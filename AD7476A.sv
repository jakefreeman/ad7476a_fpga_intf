==> flow/design.v <==
`timescale 1ns / 1ps
module AD7476A #(
  CLK_DIVISOR = 122  
)(
  input             Clk  ,
  input             Miso ,
  output            Ss   ,
  output            Sck  ,
  output reg [11:0] Data ,
  output reg        Valid
);
localparam CNT_WIDTH = $clog2(CLK_DIVISOR);
logic [CNT_WIDTH-1:0] clk_cnt        = '0;
logic [5:0]           serial_clk_cnt = '0;
logic                 serial_clock       ;
logic [11:0]          data               ;
logic                 ss                 ;
always @(posedge Clk) begin
  ss <= Ss;
  if(clk_cnt == CLK_DIVISOR) begin
    clk_cnt <= '0;
  end else begin
    clk_cnt <= clk_cnt + 1;
  end
  if(clk_cnt == '0) begin
    if(serial_clk_cnt == 5'h10) begin
      serial_clk_cnt <= 5'h00;
    end else begin
      serial_clk_cnt <= serial_clk_cnt + 1;
    end
    serial_clock <= 1'b1;
  end else if(clk_cnt == (CLK_DIVISOR/2)) begin
    serial_clock <= 1'b0;
  end else begin
    serial_clock <= serial_clock;
  end
  if(Ss) begin
    Data <= data;
  end else begin
    Data  <= Data;
  end
  if(ss==1'b0 && Ss == 1'b1) begin  
    Valid <= 1'b1;
  end else begin
    Valid <= 1'b0;
  end
  case(serial_clk_cnt)
    5: data[11] <= Miso;
    6: data[10] <= Miso;
    7: data[9]  <= Miso;
    8: data[8]  <= Miso;
    9: data[7]  <= Miso;
    10: data[6] <= Miso;
    11: data[5] <= Miso;
    12: data[4] <= Miso;
    13: data[3] <= Miso;
    14: data[2] <= Miso;
    15: data[1] <= Miso;
    16: data[0] <= Miso;
    default: data <= data;
  endcase
end
assign Ss = (serial_clk_cnt == '0) ? 1'b1 : 1'b0;
assign Sck = serial_clock;
endmodule
# ---- Tool chain data of AD7476A
# Tool output for the design above, in the order of the flow.
# Lines are those of the file above, counted from 1.
# Operators carry their Yosys type and port widths (W data, S select, Z words).
# The mark -- stands for no value.
dict set report design {
  top_module {AD7476A}
  clk_port {Clk}
  library {sky130hd}
  pvt_corner {tt_025C_1v80}
}

# ---- After elaboration
# Counts by Yosys on the flattened word-level netlist (proc, flatten, opt, wreduce; memories kept). Register bits leave out memories and registers merged into their read ports (data or address); mux counts leave out enables and synchronous resets folded into registers. Print and check cells are left out.
dict set report bits {
  register_bits 40
  inputBits 2
  out_inout_bits 15
  wordCells 41
}
dict set report op_classes {
  addsub 2
  n_eq 15
  mux 2
  logic 1
  n_reduce_logical 3
}
# op count
set ops {}
lappend ops {{$eq A6 B4 Y1 const B} 8}
lappend ops {{$eq A6 B3 Y1 const B} 3}
lappend ops {{$eq A6 B5 Y1 const B} 2}
lappend ops {{$add A7 B1 Y7 const B} 1}
lappend ops {{$eq A7 B6 Y1 const B} 1}
lappend ops {{$eq A7 B7 Y1 const B} 1}
lappend ops {{$logic_not A7 Y1} 1}
lappend ops {{$add A6 B1 Y6 const B} 1}
lappend ops {{$logic_not A6 Y1} 1}
lappend ops {{$mux W1} 2}
lappend ops {{$logic_and A1 B1 Y1} 1}
lappend ops {{$not A1 Y1} 1}

# ---- Logic depth
# Depth = most cells in a row (Yosys ltp): at word level without a register or memory, in the mapped netlist without a sequential cell, where the memories' decode and read muxes count.
dict set report depth {
  ltp_word 4
  ABC_AREA 0
  ltp_mapped 5
}

# ---- Netlist
# The flow's flattened synthesis, as Yosys stat reports it; memories are mapped. The netlist is that of the ABC_AREA named above (0 if unset); the other value can give another one.
# Totals and module areas in this step are rounded.
# type count area_total_um2
set types {}
lappend types {sky130_fd_sc_hd__edfxtp_1 30 900.864}
lappend types {sky130_fd_sc_hd__dfxtp_1 10 200.192}
lappend types {sky130_fd_sc_hd__ha_1 8 100.096}
lappend types {sky130_fd_sc_hd__and3_1 7 43.792}
lappend types {sky130_fd_sc_hd__nor2_1 11 41.29}
lappend types {sky130_fd_sc_hd__xor2_1 4 35.034}
lappend types {sky130_fd_sc_hd__nor2b_1 5 31.28}
lappend types {sky130_fd_sc_hd__nand3_1 6 30.029}
lappend types {sky130_fd_sc_hd__nand2_1 7 26.275}
lappend types {sky130_fd_sc_hd__xnor2_1 3 26.275}
lappend types {sky130_fd_sc_hd__and2_1 3 18.768}
lappend types {sky130_fd_sc_hd__inv_1 5 18.768}
lappend types {sky130_fd_sc_hd__nor4b_2 1 15.014}
lappend types {sky130_fd_sc_hd__nand2b_1 2 12.512}
lappend types {sky130_fd_sc_hd__nor3_2 1 10.01}
lappend types {sky130_fd_sc_hd__o21ai_0 2 10.01}
lappend types {sky130_fd_sc_hd__or4b_1 1 10.01}
lappend types {sky130_fd_sc_hd__o221ai_1 1 8.758}
# Not listed: further types 10, cells in them 10.
dict set report synth_totals {
  mapped_cells 117
  yosys_area_um2 1600
  seq_area_um2 1100
  flip_flops 40
  buf_cells 2
}

# ---- Timing after synthesis
# Source: OpenSTA report_checks on the synthesized netlist (no wires, ideal clock, input and output delay 20% of the period each), path of least setup slack; recovery checks are left aside. Register names are those of the netlist, which keeps one name where synthesis merged equal registers.
dict set report synth_path {
  path_type {flip-flop to flip-flop}
  startpoint {reg serial_clk_cnt[3]}
  endpoint {reg Data[0]}
  period_ps 1700
  setup_time_ps 382
  arrival_time_ps 1414
  required_ps 1318
  path_slack_ps -96
  delay_ps 1796
  path_stages 3
  n_path_buf 0
  period_less_setup_slack_ps 1796
}
# "delay_ps" = arrival - input delay + setup time.
# "path_stages" counts driving pins, that of a launching flip-flop among them; a cell with two outputs on the path counts twice.
# "period_less_setup_slack_ps" is the clock period less the worst setup slack; recovery checks do not enter. This is arithmetic on one report: input and output delays are still those of the set period (20% each).
# The rows between start and end are the longest chain of elaborated cells between them; the timing report does not say that the signal goes this way. Where chains are equally long, one stands for them.
# A line is the first line of the expression or statement that the cell stems from. Yosys adds cells for indexed reads and writes and turns some case tables into memories.
dict set report synth_via {
  path_cell_list {sky130_fd_sc_hd__edfxtp_1 -> sky130_fd_sc_hd__nor3_1 -> sky130_fd_sc_hd__nor2b_1}
  elab_chain_len 2
}
# element line
set synth_rtl {}
lappend synth_rtl {{start, declared} 14} ;# logic [5:0]           serial_clk_cnt = '0;
lappend synth_rtl {{start, assigned} 27} ;# serial_clk_cnt <= 5'h00;
lappend synth_rtl {{start, assigned} 29} ;# serial_clk_cnt <= serial_clk_cnt + 1;
lappend synth_rtl {{$logic_not A6 Y1} 63} ;# assign Ss = (serial_clk_cnt == '0) ? 1'b1 : 1'b0;
lappend synth_rtl {{$mux W1} 63}
lappend synth_rtl {{end, assigned} 38} ;# Data <= data;
lappend synth_rtl {{end, assigned} 40} ;# Data  <= Data;
lappend synth_rtl {{end, declared} 9} ;# output reg [11:0] Data ,

Wiki page: AD7476A / flow data

Stored flow runs of AD7476A (2 of them; Yosys, OpenROAD, sky130hd). They differ in their settings and are not a sequence. Constraints: input delay and output delay 20% of the set period each, output load 0.01 pF.

# run 1
==> flow/run.sh <==
#!/bin/bash
# the make line also repeats the synthesis and layout settings of config.mk as NAME=value (left out here)
make -C /OpenROAD-flow-scripts/flow DESIGN_CONFIG=/design/flow/config.mk WORK_HOME=/design/flow/orfs CLKGATE_MAP_FILE= finish
==> flow/config.mk <==
export PLATFORM = sky130hd
export DESIGN_NAME = AD7476A
export DESIGN_NICKNAME = AD7476A
export VERILOG_FILES = /design/flow/design.v
export SDC_FILE = /design/flow/constraint.sdc
export NUM_CORES = 4
export LEC_CHECK = 0
export CAP_MARGIN = 20
export CELL_PAD_IN_SITES_DETAIL_PLACEMENT = 2
export CORE_ASPECT_RATIO = 0.95
export CORE_MARGIN = 2
export CORE_UTILIZATION = 58
export CTS_CLUSTER_DIAMETER = 260
export CTS_CLUSTER_SIZE = 70
export GPL_TIMING_DRIVEN = 1
export HOLD_SLACK_MARGIN = 0.26
export MAX_ROUTING_LAYER = met5
export MIN_ROUTING_LAYER = met2
export PLACE_DENSITY = 0.88
export SETUP_SLACK_MARGIN = 0.49
export SLEW_MARGIN = 20
==> flow/constraint.sdc <==
create_clock -name core_clock -period 2.85 [get_ports {Clk}]
set_input_delay 0.5700 -clock core_clock [delete_from_list [all_inputs] [get_ports {Clk}]]
set_output_delay 0.5700 -clock core_clock [all_outputs]
set_load 0.01 [all_outputs]

==> run 1: results <==
outcome="not finished: placement ended with error DPL-0033"

# run 2
==> flow/run.sh <==
#!/bin/bash
# the make line also repeats the synthesis and layout settings of config.mk as NAME=value (left out here)
make -C /OpenROAD-flow-scripts/flow DESIGN_CONFIG=/design/flow/config.mk WORK_HOME=/design/flow/orfs CLKGATE_MAP_FILE= finish
==> flow/config.mk <==
export PLATFORM = sky130hd
export DESIGN_NAME = AD7476A
export DESIGN_NICKNAME = AD7476A
export VERILOG_FILES = /design/flow/design.v
export SDC_FILE = /design/flow/constraint.sdc
export NUM_CORES = 4
export LEC_CHECK = 0
export ABC_AREA = 0
export CAP_MARGIN = 20
export CELL_PAD_IN_SITES_DETAIL_PLACEMENT = 2
export CORE_MARGIN = 2
export CORE_UTILIZATION = 67
export CTS_CLUSTER_DIAMETER = 290
export GPL_TIMING_DRIVEN = 0
export SLEW_MARGIN = 10
==> flow/constraint.sdc <==
create_clock -name core_clock -period 2.18 [get_ports {Clk}]
set_input_delay 0.4360 -clock core_clock [delete_from_list [all_inputs] [get_ports {Clk}]]
set_output_delay 0.4360 -clock core_clock [all_outputs]
set_load 0.01 [all_outputs]

==> run 2: results <==
outcome="not finished: placement ended with error DPL-0033"
