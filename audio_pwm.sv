==> flow/design.v <==
`timescale 1ns / 1ps
module audio_pwm(
  input Clk,
  input Valid,
  input [11:0] Data,
  output Pwm_out
);
localparam CNT_WIDTH = $clog2(122*17);
localparam CNT_LIM   = 122*17;
logic [CNT_WIDTH-1:0] count = '0;
logic                 pwm       ;
always @(posedge Clk) begin
  if(Valid) begin
    count <= '0;
    pwm   <= '0;
  end else begin
    count <= count + 1;
    if(count <= (Data>>1) && count > 0) begin
      pwm <= 1'b1;
    end else begin
      pwm <= 1'b0;
    end
  end
end  
assign Pwm_out = pwm;
endmodule
== Tool chain data of audio_pwm ==
The steps from the RTL of audio_pwm to its reports follow in flow order.
Line numbers count from 1 in the design file above.
A cell with - has no value.

* Top module: audio_pwm
* Clock: Clk
* Standard-cell library: sky130hd
* Library corner: tt_025C_1v80

== Word-level counts ==
Yosys after proc, flatten, opt, wreduce and memory -nomap, before mapping. Enables and synchronous resets that opt folds into registers are not counted as muxes. Memory bits, and registers merged into a memory's read port (data or address), are not among the register bits. Print and check cells are not counted. Equal cells are merged and count once.

* Bits in registers: 13
* Bits in latches: 0
* Bits in writable memories: 0
* Memory bits (read-only): 0
* Word width x clocked read ports: 0
* Memories kept: 0
* Bits of input ports: 14
* Output and inout port bits: 1
* Word-level cells: 7

* Add/sub/neg operators: 1
* $mul: 0
* Div/mod/pow operators: 0
* $lt $le $gt $ge: 2
* Equality and inequality tests: 0
* Shifts and indexed selects: 0
* Mux-type cells: 1
* Bitwise operators: 0
* Reduce/logical cells: 1

{| class="wikitable"
|+ Operators by type and width
! kind !! number
|-
| adder 12 x 1 -> 12 bit with constant B || 1
|-
| greater-than comparator 12 x 1 -> 1 bit with constant B || 1
|-
| less-or-equal comparator 12 x 11 -> 1 bit || 1
|-
| logical AND 1 bit || 1
|-
| 2-to-1 mux 1 bit || 1
|}

== Logic depth ==
Longest topological path by Yosys (ltp), each cell counted once; first at word level (registers and memories cut), then after technology mapping (sequential cells cut; the memories' decode and read muxes count).

* Word-level depth: 3
* ABC_AREA: 0
* Gate-level depth with buffers: 7
* Gate-level depth less buffers: 7

== Netlist ==
The flow's flattened synthesis, as Yosys stat reports it; memories are mapped. The netlist is that of the ABC_AREA named above (0 if unset); the other value can give another one.

* Cells in the netlist: 94
* Synthesis area: 823.3 µm²
* Sequential area: 260.2 µm²
* Flip-flop cells: 13
* Buffer cells: 1

{| class="wikitable"
|+ Cells by type
! cell !! number !! area in all (µm²)
|-
| sky130_fd_sc_hd__dfxtp_1 || 13 || 260.25
|-
| sky130_fd_sc_hd__ha_1 || 13 || 162.656
|-
| sky130_fd_sc_hd__xor2_1 || 6 || 52.55
|-
| sky130_fd_sc_hd__inv_1 || 12 || 45.043
|-
| sky130_fd_sc_hd__nor2_1 || 12 || 45.043
|-
| sky130_fd_sc_hd__nand3_1 || 6 || 30.029
|-
| sky130_fd_sc_hd__xnor2_1 || 3 || 26.275
|-
| sky130_fd_sc_hd__nor3_4 || 1 || 16.266
|-
| sky130_fd_sc_hd__a211oi_1 || 2 || 15.014
|-
| sky130_fd_sc_hd__nand4_1 || 2 || 12.512
|-
| sky130_fd_sc_hd__nor2b_1 || 2 || 12.512
|-
| sky130_fd_sc_hd__buf_6 || 1 || 11.261
|-
| sky130_fd_sc_hd__nand2_1 || 3 || 11.261
|-
| sky130_fd_sc_hd__a21oi_1 || 2 || 10.01
|-
| sky130_fd_sc_hd__nand3_2 || 1 || 10.01
|-
| sky130_fd_sc_hd__nor3_1 || 2 || 10.01
|-
| sky130_fd_sc_hd__o21ai_0 || 2 || 10.01
|-
| sky130_fd_sc_hd__a211o_1 || 1 || 8.758
|}

Other cell types: 10; their cells: 10.

== Path before layout ==
OpenSTA on the mapped netlist: ideal clock, no wires. The path of least setup slack (recovery checks aside). Input and output delay are each 20% of the period. Register names are those of the netlist, which keeps one name where synthesis merged equal registers.

* Path kind: input-to-reg
* Start: input port Data[10]
* End: register pwm
* Clock period: 1.54 ns
* Input delay: 0.308 ns
* Setup time: 0.091 ns
* Launch time at the first pin: 0.308 ns
* Data arrival time: 1.314 ns
* Data required time: 1.449 ns
* Setup slack: 0.135 ns
* Delay of the path: 1.097 ns
* Stages on the path: 6
* Buffers on the path: 0
* Synthesis period reached: 1.405 ns

"delay of the path" is the arrival time less input delay plus setup time.
"stages on the path": output pins that drive a net of the path, with the launching flip-flop's if there is one; two outputs of one cell count as two.
"synthesis period reached" is the clock period less the worst setup slack; recovery checks do not enter. This is arithmetic on one report: input and output delays are still those of the set period (20% each).
Between the ends stands the longest chain of elaborated cells between them, by number of cells; it is not shown to be the way that was timed. Of several equally long chains one is given.
Each line given opens the expression or statement behind the cell; cells for indexed reads and writes are added by Yosys, which also makes memories of some case tables.
At most two assigning lines are given for a register; there are more.

* Cells stage by stage: sky130_fd_sc_hd__inv_1 > sky130_fd_sc_hd__ha_1 > sky130_fd_sc_hd__a21o_1 > sky130_fd_sc_hd__a211oi_1 > sky130_fd_sc_hd__a31oi_1 > sky130_fd_sc_hd__a311oi_1
* Cells in the longest elaborated chain: 3
* Elaborated cells between the ends (all ways): 3
* RTL lines with such cells: 1
* Those cells by class: 1 x compare; 1 x mux; 1 x reduce/logical

{| class="wikitable"
|+ Ends and longest elaborated chain, after synthesis
! item !! RTL line !! text
|-
| from (decl) || 5 || <nowiki>input [11:0] Data,</nowiki>
|-
| less-or-equal comparator 12 x 11 -> 1 bit || 18 || <nowiki>if(count <= (Data>>1) && count > 0) begin</nowiki>
|-
| logical AND 1 bit || 18 ||
|-
| 2-to-1 mux 1 bit || 18 ||
|-
| to (assign) || 15 || <nowiki>pwm   <= '0;</nowiki>
|-
| to (assign) || 19 || <nowiki>pwm <= 1'b1;</nowiki>
|-
| to (decl) || 11 || <nowiki>logic                 pwm       ;</nowiki>
|}

== Worst path after layout ==
From the final timing report of run 1: the path of least setup slack in the routed layout; clock arrival at registers is part of the times.

* Path kind: input-to-reg
* Start: input port Data[10]
* End: register pwm
* Clock period: 2.7 ns
* Input delay: 0.54 ns
* Setup time: 0.09 ns
* Launch time at the first pin: 0.54 ns
* Data arrival time: 2.15 ns
* Data required time: 2.89 ns
* Setup slack: 0.74 ns
* Stages on the path: 7
* Buffers on the path: 1

Between the ends stands the longest chain of elaborated cells between them, by number of cells; it is not shown to be the way that was timed. Of several equally long chains one is given.
At most two assigning lines are given for a register; there are more.

* Cells stage by stage: sky130_fd_sc_hd__clkdlybuf4s50_1 > sky130_fd_sc_hd__inv_1 > sky130_fd_sc_hd__ha_1 > sky130_fd_sc_hd__a21o_1 > sky130_fd_sc_hd__a211oi_1 > sky130_fd_sc_hd__a31oi_1 > sky130_fd_sc_hd__a311oi_1
* Cells in the longest elaborated chain: 3
* Elaborated cells between the ends (all ways): 3
* RTL lines with such cells: 1
* Those cells by class: 1 x compare; 1 x mux; 1 x reduce/logical

{| class="wikitable"
|+ Ends and longest elaborated chain, post-layout
! item !! RTL line !! text
|-
| from (decl) || 5 || <nowiki>input [11:0] Data,</nowiki>
|-
| less-or-equal comparator 12 x 11 -> 1 bit || 18 || <nowiki>if(count <= (Data>>1) && count > 0) begin</nowiki>
|-
| logical AND 1 bit || 18 ||
|-
| 2-to-1 mux 1 bit || 18 ||
|-
| to (assign) || 15 || <nowiki>pwm   <= '0;</nowiki>
|-
| to (assign) || 19 || <nowiki>pwm <= 1'b1;</nowiki>
|-
| to (decl) || 11 || <nowiki>logic                 pwm       ;</nowiki>
|}

Lab notebook: audio_pwm

Measured results for audio_pwm: 2 stored runs of the Yosys and OpenROAD flow on sky130hd. The settings differ; the order carries no meaning. The constraints put input and output delay at 20% of the set period each and load the outputs with 0.01 pF.
"worst setup path time" is the time allowed to the run's worst setup path (the clock period less input and output delay, where it has them) less its slack. Clock arrival times count: a late capture clock shortens it, a late launch clock lengthens it.
By "total power after layout" is meant OpenSTA's value without simulated activity: inputs other than the clock are taken to toggle once in ten clock periods, and the tool carries that through the logic.

=== Run 1 ===
{| class="wikitable"
! Setting !! Value
|-
| period_ns || 2.7
|-
| CORE_UTILIZATION || 57
|-
| SETUP_SLACK_MARGIN || 0.36
|-
| PLACE_DENSITY_LB_ADDON || 0.19
|-
| CORE_ASPECT_RATIO || 0.74
|-
| ABC_AREA || 0
|-
| GPL_ROUTABILITY_DRIVEN || 0
|-
| CAP_MARGIN || 30
|-
| SLEW_MARGIN || 25
|-
| CORE_MARGIN || 2
|-
! Result !! Value
|-
| Final design utilization || 0.759
|-
| Chip area in the Yosys report || 823.3 µm²
|-
| Worst setup path time || 1.42 ns
|-
| Critical path type || input-to-reg
|-
| Total power after layout || 0.3749 mW
|-
| Die footprint || 1767.7 µm²
|-
| Worst setup slack after layout || 0.741 ns
|-
| Sum of negative setup slack || 0.000 ns
|}

=== Run 2 ===
{| class="wikitable"
! Setting !! Value
|-
| period_ns || 0.932
|-
| CORE_UTILIZATION || 61
|-
| SETUP_SLACK_MARGIN || -0.04
|-
| PLACE_DENSITY_LB_ADDON || 0.23
|-
| CELL_PAD_IN_SITES_GLOBAL_PLACEMENT || 1
|-
| MIN_ROUTING_LAYER || met1
|-
| MAX_ROUTING_LAYER || met5
|-
| CAP_MARGIN || 20
|-
| CORE_MARGIN || 2
|-
| SLEW_MARGIN || 20
|}
No results, placement failed with FLW-0024.
